==> flow/design.v <==
module Convolution(
clk,
rst_n,
in_valid,
weight_valid,
In_IFM_1,
In_IFM_2,
In_IFM_3,
In_IFM_4,
In_IFM_5,
In_IFM_6,
In_IFM_7,
In_IFM_8,
In_IFM_9,
In_Weight_1,
In_Weight_2,
In_Weight_3,
In_Weight_4,
In_Weight_5,
In_Weight_6,
In_Weight_7,
In_Weight_8,
In_Weight_9,
out_valid, 
Out_OFM	
);
input clk, rst_n, in_valid, weight_valid;
input [7:0]In_IFM_1;		
input [7:0]In_Weight_1;
input [7:0]In_IFM_2;		
input [7:0]In_Weight_2;
input [7:0]In_IFM_3;		
input [7:0]In_Weight_3;
input [7:0]In_IFM_4;		
input [7:0]In_Weight_4;
input [7:0]In_IFM_5;		
input [7:0]In_Weight_5;
input [7:0]In_IFM_6;		
input [7:0]In_Weight_6;
input [7:0]In_IFM_7;		
input [7:0]In_Weight_7;
input [7:0]In_IFM_8;		
input [7:0]In_Weight_8;
input [7:0]In_IFM_9;		
input [7:0]In_Weight_9;
output reg out_valid;
output reg[20:0] Out_OFM;
reg [7:0]IFM_Buffer[0:8] ;    
reg [7:0]Weight_Buffer[0:8]; 
reg [4:0]counter;
reg [3:0] i;
always@(posedge clk or negedge rst_n) begin
	if(!rst_n) begin
		for (i=0;i<9;i=i+1) 
			Weight_Buffer[i] <= 0;
	end
	else if(weight_valid)
		begin
			Weight_Buffer[0] <= In_Weight_1;
			Weight_Buffer[1] <= In_Weight_2;	
			Weight_Buffer[2] <= In_Weight_3;
			Weight_Buffer[3] <= In_Weight_4;
			Weight_Buffer[4] <= In_Weight_5;
			Weight_Buffer[5] <= In_Weight_6;
			Weight_Buffer[6] <= In_Weight_7;
			Weight_Buffer[7] <= In_Weight_8;
			Weight_Buffer[8] <= In_Weight_9;
		end
	else 
		begin
			for (i=0;i<9;i=i+1) 
				Weight_Buffer[i] <= Weight_Buffer[i];
		end
end
always@(posedge clk or negedge rst_n) begin
	if(!rst_n) begin
		for (i=0;i<9;i=i+1) 
			IFM_Buffer[i] <= 0;
	end
	else if(in_valid) begin
		IFM_Buffer[0]  <= In_IFM_1;
		IFM_Buffer[1]  <= In_IFM_2;
		IFM_Buffer[2]  <= In_IFM_3;
		IFM_Buffer[3]  <= In_IFM_4;
		IFM_Buffer[4]  <= In_IFM_5;
		IFM_Buffer[5]  <= In_IFM_6;
		IFM_Buffer[6]  <= In_IFM_7;
		IFM_Buffer[7]  <= In_IFM_8;
		IFM_Buffer[8]  <= In_IFM_9;
		end
	else 	begin
		for (i=0;i<9;i=i+1) 
			IFM_Buffer[i] <= IFM_Buffer[i];	
	end                
end
always@(posedge clk or negedge rst_n) begin
	if(!rst_n)
		counter<=0;
	else if(in_valid && counter<25 )
		counter<=counter+1;
	else
		counter<=0;
end
always@(posedge clk or negedge rst_n) begin
	if(!rst_n) begin
		out_valid <= 0;
		Out_OFM <= 0;
	end
	else if(counter>=1) begin
		out_valid <= 1;
		Out_OFM <= IFM_Buffer[0]*Weight_Buffer[0] +IFM_Buffer[1]*Weight_Buffer[1]+IFM_Buffer[2]*Weight_Buffer[2]+IFM_Buffer[3]*Weight_Buffer[3]+IFM_Buffer[4]*Weight_Buffer[4]
+IFM_Buffer[5]*Weight_Buffer[5]+IFM_Buffer[6]*Weight_Buffer[6]+IFM_Buffer[7]*Weight_Buffer[7]+IFM_Buffer[8]*Weight_Buffer[8];
	end
	else begin
		out_valid <= 0;
		Out_OFM <= 0;
	end
end
endmodule
Reports on Convolution

Tool output for the design above, in the order of the flow.
Line numbers count from 1 in the design file above.
Operators: Yosys type, input widths -> output width; for muxes data width and select width s.
Library cell names are shortened.
A cell with - has no value.

Design top: Convolution
Clock port: clk
Standard-cell library: sky130hd
Corner: tt_025C_1v80

Word-level counts

Yosys after proc, flatten, opt, wreduce and memory -nomap, before mapping. Enables and synchronous resets that opt folds into registers are not counted as muxes. Print and check cells are not counted. Equal cells are merged and count once.

Add/sub/neg operators: 9
$mul: 9
$lt $le $gt $ge: 2
Multiplexer cells: 3
Reduce/logical cells: 1

Operator list:

| cell                | number |
| $mul 8x8->16        | 9 |
| $add 21x16->21      | 3 |
| $add 20x16->21      | 1 |
| $mux 21             | 1 |
| $add 19x16->20      | 1 |
| $add 18x16->19      | 1 |
| $add 17x16->18      | 1 |
| $add 16x16->17      | 1 |
| $add 5x1->5 const B | 1 |
| $ge 5x1->1 const B  | 1 |
| $lt 5x5->1 const B  | 1 |
| $mux 5              | 1 |
| $logic_and 1x1->1   | 1 |
| $mux 1              | 1 |

Flip-flop bits (word level): 171
Bits of input ports: 148
Output and inout port bits: 22
Cells after elaboration: 45

Longest topological paths

Yosys ltp: most cells in a row. Word level: on the elaborated netlist, between registers, memories and ports. Mapped: between sequential cells and ports; inverters and the memories' decode and read muxes count.

Depth after elaboration: 10
ABC_AREA: 0
Gate-level depth with buffers: 28
Depth with buffers taken out: 27

Netlist

Yosys stat after the flow's synthesis: flattened, memories mapped to cells. It holds for the ABC_AREA given above (unset counts as 0); a run with the other value may have another netlist.

Standard cells after synthesis: 2541
Chip area (Yosys): 26685.6 sq um
Area of sequential cells: 4279.1 sq um
Mapped flip-flops: 171
Buffer cells: 49

Cells by type:

| cell type | number | area in all (sq um) |
| fa_1      | 543    | 1.09E+04 |
| dfrtp_1   | 171    | 4.28E+03 |
| ha_1      | 260    | 3253.12 |
| inv_1     | 666    | 2.5E+03 |
| and2_1    | 389    | 2.43E+03 |
| mux2_2    | 144    | 1.62E+03 |
| nand2_1   | 210    | 788.256 |
| clkbuf_1  | 41     | 153.898 |
| a21oi_1   | 20     | 100.096 |
| o21a_1    | 9      | 67.565 |
| xnor2_1   | 6      | 52.55 |
| nor3_1    | 10     | 50.048 |
| nor2_1    | 13     | 48.797 |
| nand4_1   | 7      | 43.792 |
| nand3_1   | 8      | 40.038 |
| a2111oi_4 | 1      | 27.526 |
| buf_16    | 1      | 27.526 |
| xor2_1    | 3      | 26.275 |

Other cell types: 24; their cells: 39.

Timing after synthesis

OpenSTA on the mapped netlist: ideal clock, no wires. The path of least setup slack (recovery checks aside). Input and output delay are each 20% of the period. Register names are those of the netlist, which keeps one name where synthesis merged equal registers.

Kind: reg-to-reg
From: register Weight_Buffer[7][2]
To: register Out_OFM[12]
Period: 7490 ps
Setup time: 120 ps
Time at the first pin: 0 ps
Arrival time: 7144 ps
Required time: 7370 ps
Slack: 226 ps
Path delay: 7264 ps
Stages: 25
Path buffers: 1
Period reached after synthesis: 7264 ps

"path delay" is the arrival time less input delay plus setup time.
"stages" counts driving pins, that of a launching flip-flop among them; a cell with two outputs on the path counts twice.
"period reached after synthesis" is the clock period less the worst setup slack; recovery checks do not enter. This is arithmetic on one report: input and output delays are still those of the set period (20% each).
Between the ends stands the longest chain of elaborated cells between them, by number of cells; it is not shown to be the way that was timed. Of several equally long chains one is given.
Each line given opens the expression or statement behind the cell; cells for indexed reads and writes are added by Yosys, which also makes memories of some case tables.
At most two assigning lines are given for a register; there are more.

Cells stage by stage: dfrtp_1 > clkbuf_1 > nand2_1 > fa_1 > inv_1 > fa_1 > inv_1 > fa_1 > inv_1 > fa_1 > inv_1 > fa_1 > fa_1 > inv_1 > fa_1 > inv_1 > fa_1 > inv_1 > fa_1 > fa_1 > ha_1 > a21oi_1 > a21oi_1 > or3_1 > and3_1
Length of the longest elaborated chain: 4
Elaborated cells between the ends (all ways): 4
Source lines of those cells: 3
Classes of those cells: add/sub: 2; mul: 1; mux: 1

RTL lines, path after synthesis:

| element                     | RTL line | RTL |
| from (decl)                 | 49       | `reg [7:0]Weight_Buffer[0:8];` |
| from (assign)               | 55       | `Weight_Buffer[i] <= 0;` |
| from (assign)               | 66       | `Weight_Buffer[7] <= In_Weight_8;` |
| $mul 8x8->16                | 112      | `+IFM_Buffer[5]*Weight_Buffer[5]+IFM_Buffer[6]*Weight_Buffer[6]+IFM_Buffer[7]*Weight_Buffer[7]+IFM_Buffer[8]*We ...` |
| $add 21x16->21 (2 in a row) | 111      | `Out_OFM <= IFM_Buffer[0]*Weight_Buffer[0] +IFM_Buffer[1]*Weight_Buffer[1]+IFM_Buffer[2]*Weight_Buffer[2]+IFM_B ...` |
| $mux 21                     | 109      | `else if(counter>=1) begin` |
| to (assign)                 | 107      | `Out_OFM <= 0;` |
| to (assign)                 | 111      |  |
| to (decl)                   | 47       | `output reg[20:0] Out_OFM;` |

Timing after layout

From the final timing report of record 1: the path of least setup slack in the routed layout; clock arrival at registers is part of the times.
The path's times are printed in steps of 10 ps; the period is the one set.

Kind: reg-to-reg
From: register Weight_Buffer[3][0]
To: register Out_OFM[13]
Period: 8850 ps
Setup time: 90 ps
Time at the first pin: 500 ps
Arrival time: 7910 ps
Required time: 9260 ps
Slack: 1350 ps
Stages: 22
Path buffers: 0

Between the ends stands the longest chain of elaborated cells between them, by number of cells; it is not shown to be the way that was timed. Of several equally long chains one is given.
At most two assigning lines are given for a register; there are more.

Cells stage by stage: dfrtp_2 > and2_4 > fa_1 > fa_1 > inv_1 > fa_1 > inv_1 > fa_1 > fa_1 > fa_1 > fa_2 > inv_2 > fa_1 > inv_2 > fa_1 > fa_1 > ha_4 > nand2_1 > a211o_1 > and2_4 > o21ai_4 > mux2i_4
Length of the longest elaborated chain: 8
Elaborated cells between the ends (all ways): 8
Source lines of those cells: 2
Classes of those cells: add/sub: 6; mul: 1; mux: 1

RTL lines, path post-layout:

| element                     | RTL line | RTL |
| from (decl)                 | 49       | `reg [7:0]Weight_Buffer[0:8];` |
| from (assign)               | 55       | `Weight_Buffer[i] <= 0;` |
| from (assign)               | 62       | `Weight_Buffer[3] <= In_Weight_4;` |
| $mul 8x8->16                | 111      | `Out_OFM <= IFM_Buffer[0]*Weight_Buffer[0] +IFM_Buffer[1]*Weight_Buffer[1]+IFM_Buffer[2]*Weight_Buffer[2]+IFM_B ...` |
| $add 18x16->19              | 111      |  |
| $add 19x16->20              | 111      |  |
| $add 20x16->21              | 111      |  |
| $add 21x16->21 (3 in a row) | 111      |  |
| $mux 21                     | 109      | `else if(counter>=1) begin` |
| to (assign)                 | 107      | `Out_OFM <= 0;` |
| to (assign)                 | 111      |  |
| to (decl)                   | 47       | `output reg[20:0] Out_OFM;` |

# Flow runs of Convolution

Settings and measured results of 2 stored flow runs for module Convolution (sky130hd), not sorted in any way. The constraints put input and output delay at 20% of the set period each and load the outputs with 0.01 pF.
"critical path time" is the time allowed to the run's worst setup path (the clock period less input and output delay, where it has them) less its slack. Clock arrival times count: a late capture clock shortens it, a late launch clock lengthens it.
"critical path time" is known to 10 ps.
Settings: - = not set for that run.

| item                                      | record 1   | record 2   |
| period_ns                                 | 8.85       | 6.23       |
| SETUP_SLACK_MARGIN                        | 2.14       | -          |
| CAP_MARGIN                                | 20         | 20         |
| CORE_MARGIN                               | 2          | 7          |
| CORE_UTILIZATION                          | 40         | 42         |
| SLEW_MARGIN                               | 20         | 20         |
| PLACE_DENSITY_LB_ADDON                    | -          | 0.08       |
| HOLD_SLACK_MARGIN                         | -          | 0.18       |
| CTS_CLUSTER_SIZE                          | -          | 15         |
| CTS_CLUSTER_DIAMETER                      | -          | 184        |
| MIN_ROUTING_LAYER                         | -          | met2       |
| chip area after synthesis (Yosys) (sq um) | 26685.6    | 26685.6    |
| total negative slack on setup checks (ps) | 0          | -18121     |
| setup slack of the worst path (ps)        | 1355       | -1259      |
| critical path time (ps)                   | 7500       | 7490       |
| worst setup path type                     | reg-to-reg | reg-to-reg |
| die footprint (sq um)                     | 68796.0    | 70790.6    |
| post-layout utilization (%)               | 47.1       | 52.0       |
